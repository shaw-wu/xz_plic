==> flow/design.v <==
`timescale 1ns/1ps
module plic_gateway #(
  parameter MAX_PENDING_COUNT = 16
)
(
  input      rst_n,     
             clk,       
  input      src,       
  input      edge_lvl,  
  output     ip,        
  input      claim,     
  input      complete   
);
  localparam SAFE_MAX_PENDING_COUNT = (MAX_PENDING_COUNT >= 0) ? MAX_PENDING_COUNT : 0;
  localparam COUNT_BITS = $clog2(SAFE_MAX_PENDING_COUNT+1);
  localparam LEVEL = 1'b0,
             EDGE  = 1'b1;
  reg                  src_dly, src_edge;
  reg [COUNT_BITS-1:0] nxt_pending_cnt, pending_cnt;
  reg                  decr_pending;
  reg [           1:0] ip_state;
  always @(posedge clk,negedge rst_n)
    if (!rst_n)
    begin
        src_dly  <= 1'b0;
        src_edge <= 1'b0;
    end
    else
    begin
        src_dly  <= src;
        src_edge <= src & ~src_dly;
    end
	always @(*) begin
    case ({decr_pending,src_edge})
      2'b00: nxt_pending_cnt = pending_cnt;  
      2'b01: if (pending_cnt < SAFE_MAX_PENDING_COUNT)
               nxt_pending_cnt = pending_cnt +'h1;
             else
               nxt_pending_cnt = pending_cnt;
      2'b10: if (pending_cnt > 0)
               nxt_pending_cnt = pending_cnt -'h1;
             else
               nxt_pending_cnt = pending_cnt;
      2'b11: nxt_pending_cnt = pending_cnt;  
    endcase
	end
  always @(posedge clk,negedge rst_n)
    if      (!rst_n           ) pending_cnt <= 'h0;
    else if ( edge_lvl != EDGE) pending_cnt <= 'h0;
    else                        pending_cnt <= nxt_pending_cnt;
  always @(posedge clk,negedge rst_n)
    if (!rst_n)
    begin
        ip_state     <= 2'b00;
        decr_pending <= 1'b0;
    end
    else
    begin
        decr_pending <= 1'b0;  
        case (ip_state)
          2'b00  : if ((edge_lvl == EDGE  && |nxt_pending_cnt) ||
                       (edge_lvl == LEVEL && src             ))
                   begin
                       ip_state     <= 2'b01;
                       decr_pending <= 1'b1;  
                   end
          2'b01  : if (claim   ) ip_state <= 2'b10;
          2'b10  : if (complete) ip_state <= 2'b00;
          default: ip_state <= 2'b00;
        endcase
    end
  assign ip = ip_state[0];
endmodule
Tool chain data of plic_gateway:

Tool output for the design above, in the order of the flow.
Line numbers count from 1 in the design file above.
A cell with -- has no value.

* design top: plic_gateway
* clock input: clk
* standard-cell library: sky130hd
* library corner: tt_025C_1v80

Word level:

Source: Yosys, flattened and elaborated, memories not mapped. Widths are those after wreduce. Registers that Yosys merges into a memory's read port (data or address) are not register bits. Print and check cells do not count. Equal cells are merged and count once.

* $add $sub $neg: 2
* magnitude comparators: 2
* equality and inequality tests: 8
* multiplexer cells: 10
* bitwise operators: 3
* reductions and logical operators: 8

Operator list (count)
* 5-bit parallel mux with 3-bit select: 1
* 5-bit 2-to-1 mux: 3
* 2-bit == test with constant B: 3
* 2-bit != test with constant B: 3
* 2-bit parallel mux with 3-bit select: 1
* 2-bit 2-to-1 mux: 3
* 5-bit by 1-bit adder with 5-bit output with constant B: 1
* 5-bit by 1-bit subtractor with 5-bit output with constant B: 1
* 5-bit by 1-bit greater-than comparator with 1-bit output with constant B: 1
* 5-bit less-than comparator with constant B: 1
* 5-bit OR reduction: 1
* 2-bit by 1-bit == test with 1-bit output with constant B: 2
* 2-bit logical NOT: 2
* 3-bit AND reduction: 1
* 1-bit logical AND: 2
* 1-bit NOT: 2
* 2-bit OR reduction: 1
* 1-bit 2-to-1 mux: 2
* 1-bit AND: 1
* 1-bit logical OR: 1

* flip-flop bits (word level): 10
* output and inout bits: 1
* elaborated cells: 38

Logic depth:

Depth = most cells in a row (Yosys ltp): at word level without a register or memory, in the mapped netlist without a sequential cell, where the memories' decode and read muxes count.

* depth after elaboration: 8
* ABC_AREA: 0
* depth in mapped cells: 8
* mapped depth without buffers: 7

Mapped cells and area:

Yosys stat after the flow's synthesis: flattened, memories mapped to cells. It holds for the ABC_AREA given above (unset counts as 0); a run with the other value may have another netlist.

* cell count: 74
* chip area (Yosys): 700.7 sq um
* sequential part of the area: 250.2 sq um
* flip-flop cells: 10
* buffer cells: 3

Cells by type (count)
* sky130_fd_sc_hd__dfrtp_1: 10
* sky130_fd_sc_hd__ha_1: 4
* sky130_fd_sc_hd__inv_1: 7
* sky130_fd_sc_hd__nor2_1: 6
* sky130_fd_sc_hd__o21ai_0: 4
* sky130_fd_sc_hd__or3b_2: 2
* sky130_fd_sc_hd__a41oi_2: 1
* sky130_fd_sc_hd__a211oi_1: 2
* sky130_fd_sc_hd__nand3_1: 3
* sky130_fd_sc_hd__nand3b_1: 2
* sky130_fd_sc_hd__nor3_1: 3
* sky130_fd_sc_hd__nor4b_2: 1
* sky130_fd_sc_hd__or4_1: 2
* sky130_fd_sc_hd__a31oi_2: 1
* sky130_fd_sc_hd__and2_1: 2
* sky130_fd_sc_hd__nand2b_1: 2
* sky130_fd_sc_hd__nor2b_1: 2
* sky130_fd_sc_hd__buf_6: 1

Other cell types: 18; their cells: 19.

Timing after synthesis:

Path of least setup slack by OpenSTA after synthesis, without wires, with an ideal clock, recovery checks aside; 20% of the period is set as input and as output delay. Where synthesis merged equal registers, the netlist keeps one of their names.

* kind: register to register
* from: reg pending_cnt[0]
* to: reg decr_pending
* clock period: 2.99 ns
* setup time: 0.081 ns
* time at the first pin: 0.000 ns
* arrival time: 1.857 ns
* data required time: 2.909 ns
* slack: 1.052 ns
* delay of the path: 1.938 ns
* driving pins on the path: 9
* synthesis period reached: 1.938 ns

"delay of the path" is the arrival time less input delay plus setup time.
"driving pins on the path" counts driving pins, that of a launching flip-flop among them; a cell with two outputs on the path counts twice.
"synthesis period reached" = period - worst setup slack (recovery checks aside). The figure is calculated, with input and output delays left at 20% of the set period.
The rows between start and end are the longest chain of elaborated cells between them; the timing report does not say that the signal goes this way. Where chains are equally long, one stands for them.
Each line given opens the expression or statement behind the cell; cells for indexed reads and writes are added by Yosys, which also makes memories of some case tables.
At most two assigning lines are given for a register; there are more.

* path through: sky130_fd_sc_hd__dfrtp_1 > sky130_fd_sc_hd__buf_6 > sky130_fd_sc_hd__inv_1 > sky130_fd_sc_hd__ha_1 > sky130_fd_sc_hd__nor4b_2 > sky130_fd_sc_hd__or3b_2 > sky130_fd_sc_hd__a32o_1 > sky130_fd_sc_hd__and2_4 > sky130_fd_sc_hd__a31oi_2
* length of the longest elaborated chain: 8
* elaborated cells between the ends (all ways): 12
* source lines of those cells: 7
* classes of those cells: add/sub: 2; compare: 2; mux: 5; reduce/logical: 3

RTL lines, path post-synthesis
* from (decl): line 19 `reg [COUNT_BITS-1:0] nxt_pending_cnt, pending_cnt;`
* from (assign): line 48 `if      (!rst_n           ) pending_cnt <= 'h0;`
* from (assign): line 50 `else                        pending_cnt <= nxt_pending_cnt;`
* 5-bit by 1-bit subtractor with 5-bit output: line 41 `nxt_pending_cnt = pending_cnt -'h1;`
* 5-bit 2-to-1 mux: line 40 `2'b10: if (pending_cnt > 0)`
* 5-bit parallel mux with 3-bit select: line 34 `case ({decr_pending,src_edge})`
* 5-bit OR reduction: line 61 `2'b00  : if ((edge_lvl == EDGE  && |nxt_pending_cnt) ||`
* 1-bit logical AND: line 61
* 1-bit logical OR: line 61
* 1-bit 2-to-1 mux: line 61
* 1-bit 2-to-1 mux: line 60 `case (ip_state)`
* to (assign): line 55 `decr_pending <= 1'b0;`
* to (assign): line 59 `decr_pending <= 1'b0;`
* to (decl): line 20 `reg                  decr_pending;`

Path in the finished layout:

Path of least setup slack in the final report of entry A (OpenROAD, finished layout, wires in). Where an end is a register, its clock arrival counts in the times.

* kind: register to register
* from: reg pending_cnt[0]
* to: reg ip_state[0]
* clock period: 3.56 ns
* setup time: 0.08 ns
* time at the first pin: 0.26 ns
* arrival time: 2.32 ns
* data required time: 3.75 ns
* slack: 1.43 ns
* driving pins on the path: 8

The rows between start and end are the longest chain of elaborated cells between them; the timing report does not say that the signal goes this way. Where chains are equally long, one stands for them.
At most two assigning lines are given for a register; there are more.

* path through: sky130_fd_sc_hd__dfrtp_1 > sky130_fd_sc_hd__inv_1 > sky130_fd_sc_hd__ha_1 > sky130_fd_sc_hd__nor4b_2 > sky130_fd_sc_hd__or3b_2 > sky130_fd_sc_hd__a32o_1 > sky130_fd_sc_hd__and2_4 > sky130_fd_sc_hd__a41oi_2
* length of the longest elaborated chain: 8
* elaborated cells between the ends (all ways): 14
* source lines of those cells: 7
* classes of those cells: add/sub: 2; compare: 2; eq/ne: 1; mux: 5; reduce/logical: 4

RTL lines, path after layout
* from (decl): line 19 `reg [COUNT_BITS-1:0] nxt_pending_cnt, pending_cnt;`
* from (assign): line 48 `if      (!rst_n           ) pending_cnt <= 'h0;`
* from (assign): line 50 `else                        pending_cnt <= nxt_pending_cnt;`
* 5-bit by 1-bit subtractor with 5-bit output: line 41 `nxt_pending_cnt = pending_cnt -'h1;`
* 5-bit 2-to-1 mux: line 40 `2'b10: if (pending_cnt > 0)`
* 5-bit parallel mux with 3-bit select: line 34 `case ({decr_pending,src_edge})`
* 5-bit OR reduction: line 61 `2'b00  : if ((edge_lvl == EDGE  && |nxt_pending_cnt) ||`
* 1-bit logical AND: line 61
* 1-bit logical OR: line 61
* 2-bit 2-to-1 mux: line 61
* 2-bit parallel mux with 3-bit select: line 60 `case (ip_state)`
* to (assign): line 54 `ip_state     <= 2'b00;`
* to (assign): line 64 `ip_state     <= 2'b01;`
* to (decl): line 21 `reg [           1:0] ip_state;`

Data sheet: physical implementation of plic_gateway

Top module plic_gateway; platform sky130hd; tools Yosys and OpenROAD; 2 stored runs in no particular order. Input and output delays are each 20% of the period that was set; the output load is 0.01 pF.
"time of the worst setup path" means the part of the period allowed to the worst setup path (the constraints hold back 20% at inputs and 20% at outputs) less its slack; where the path has registers, the arrival times of their clocks count too.
"power" rests on the timing tool's default activity at the inputs, not on a simulated workload.

### Entry A

==> flow/run.sh <==
#!/bin/bash
# the make line also repeats the synthesis and layout settings of config.mk as NAME=value (left out here)
make -C /OpenROAD-flow-scripts/flow DESIGN_CONFIG=/design/flow/config.mk WORK_HOME=/design/flow/orfs CLKGATE_MAP_FILE= finish
==> flow/config.mk <==
export PLATFORM = sky130hd
export DESIGN_NAME = plic_gateway
export DESIGN_NICKNAME = plic_gateway
export VERILOG_FILES = /design/flow/design.v
export SDC_FILE = /design/flow/constraint.sdc
export NUM_CORES = 4
export LEC_CHECK = 0
export ABC_AREA = 0
export CAP_MARGIN = 30
export CELL_PAD_IN_SITES_GLOBAL_PLACEMENT = 1
export CORE_MARGIN = 7
export CORE_UTILIZATION = 45
export CTS_CLUSTER_SIZE = 64
export GPL_ROUTABILITY_DRIVEN = 0
export MAX_ROUTING_LAYER = met5
export SETUP_SLACK_MARGIN = 0.78
export SLEW_MARGIN = 20
export TNS_END_PERCENT = 100
==> flow/constraint.sdc <==
create_clock -name core_clock -period 3.56 [get_ports {clk}]
set_input_delay 0.7120 -clock core_clock [delete_from_list [all_inputs] [get_ports {clk}]]
set_output_delay 0.7120 -clock core_clock [all_outputs]
set_load 0.01 [all_outputs]

Results of entry A:
- Chip area in the Yosys report: 700.7 sq um
- Full die area: 2858.0 sq um
- Standard-cell area after layout: 798.3 sq um
- Worst setup slack after layout: 1.428 ns
- Power: 0.5240 mW
- Time of the worst setup path: 2.13 ns
- Kind of the worst setup path: register to register
- Worst-case hold slack: 0.398 ns

### Entry B

==> flow/run.sh <==
#!/bin/bash
# the make line also repeats the synthesis and layout settings of config.mk as NAME=value (left out here)
make -C /OpenROAD-flow-scripts/flow DESIGN_CONFIG=/design/flow/config.mk WORK_HOME=/design/flow/orfs CLKGATE_MAP_FILE= finish
==> flow/config.mk <==
export PLATFORM = sky130hd
export DESIGN_NAME = plic_gateway
export DESIGN_NICKNAME = plic_gateway
export VERILOG_FILES = /design/flow/design.v
export SDC_FILE = /design/flow/constraint.sdc
export NUM_CORES = 4
export LEC_CHECK = 0
export CAP_MARGIN = 20
export CORE_MARGIN = 2
export CORE_UTILIZATION = 40
export SETUP_SLACK_MARGIN = 0.21
export SLEW_MARGIN = 20
==> flow/constraint.sdc <==
create_clock -name core_clock -period 2.13 [get_ports {clk}]
set_input_delay 0.4260 -clock core_clock [delete_from_list [all_inputs] [get_ports {clk}]]
set_output_delay 0.4260 -clock core_clock [all_outputs]
set_load 0.01 [all_outputs]

Results of entry B:
- Time of the worst setup path: 1.84 ns
- Kind of the worst setup path: register to register
- Power: 0.9977 mW
- Chip area in the Yosys report: 700.7 sq um
- Worst setup slack after layout: 0.289 ns
- Full die area: 2102.7 sq um
- Standard-cell area after layout: 894.6 sq um
- Worst-case hold slack: 0.404 ns
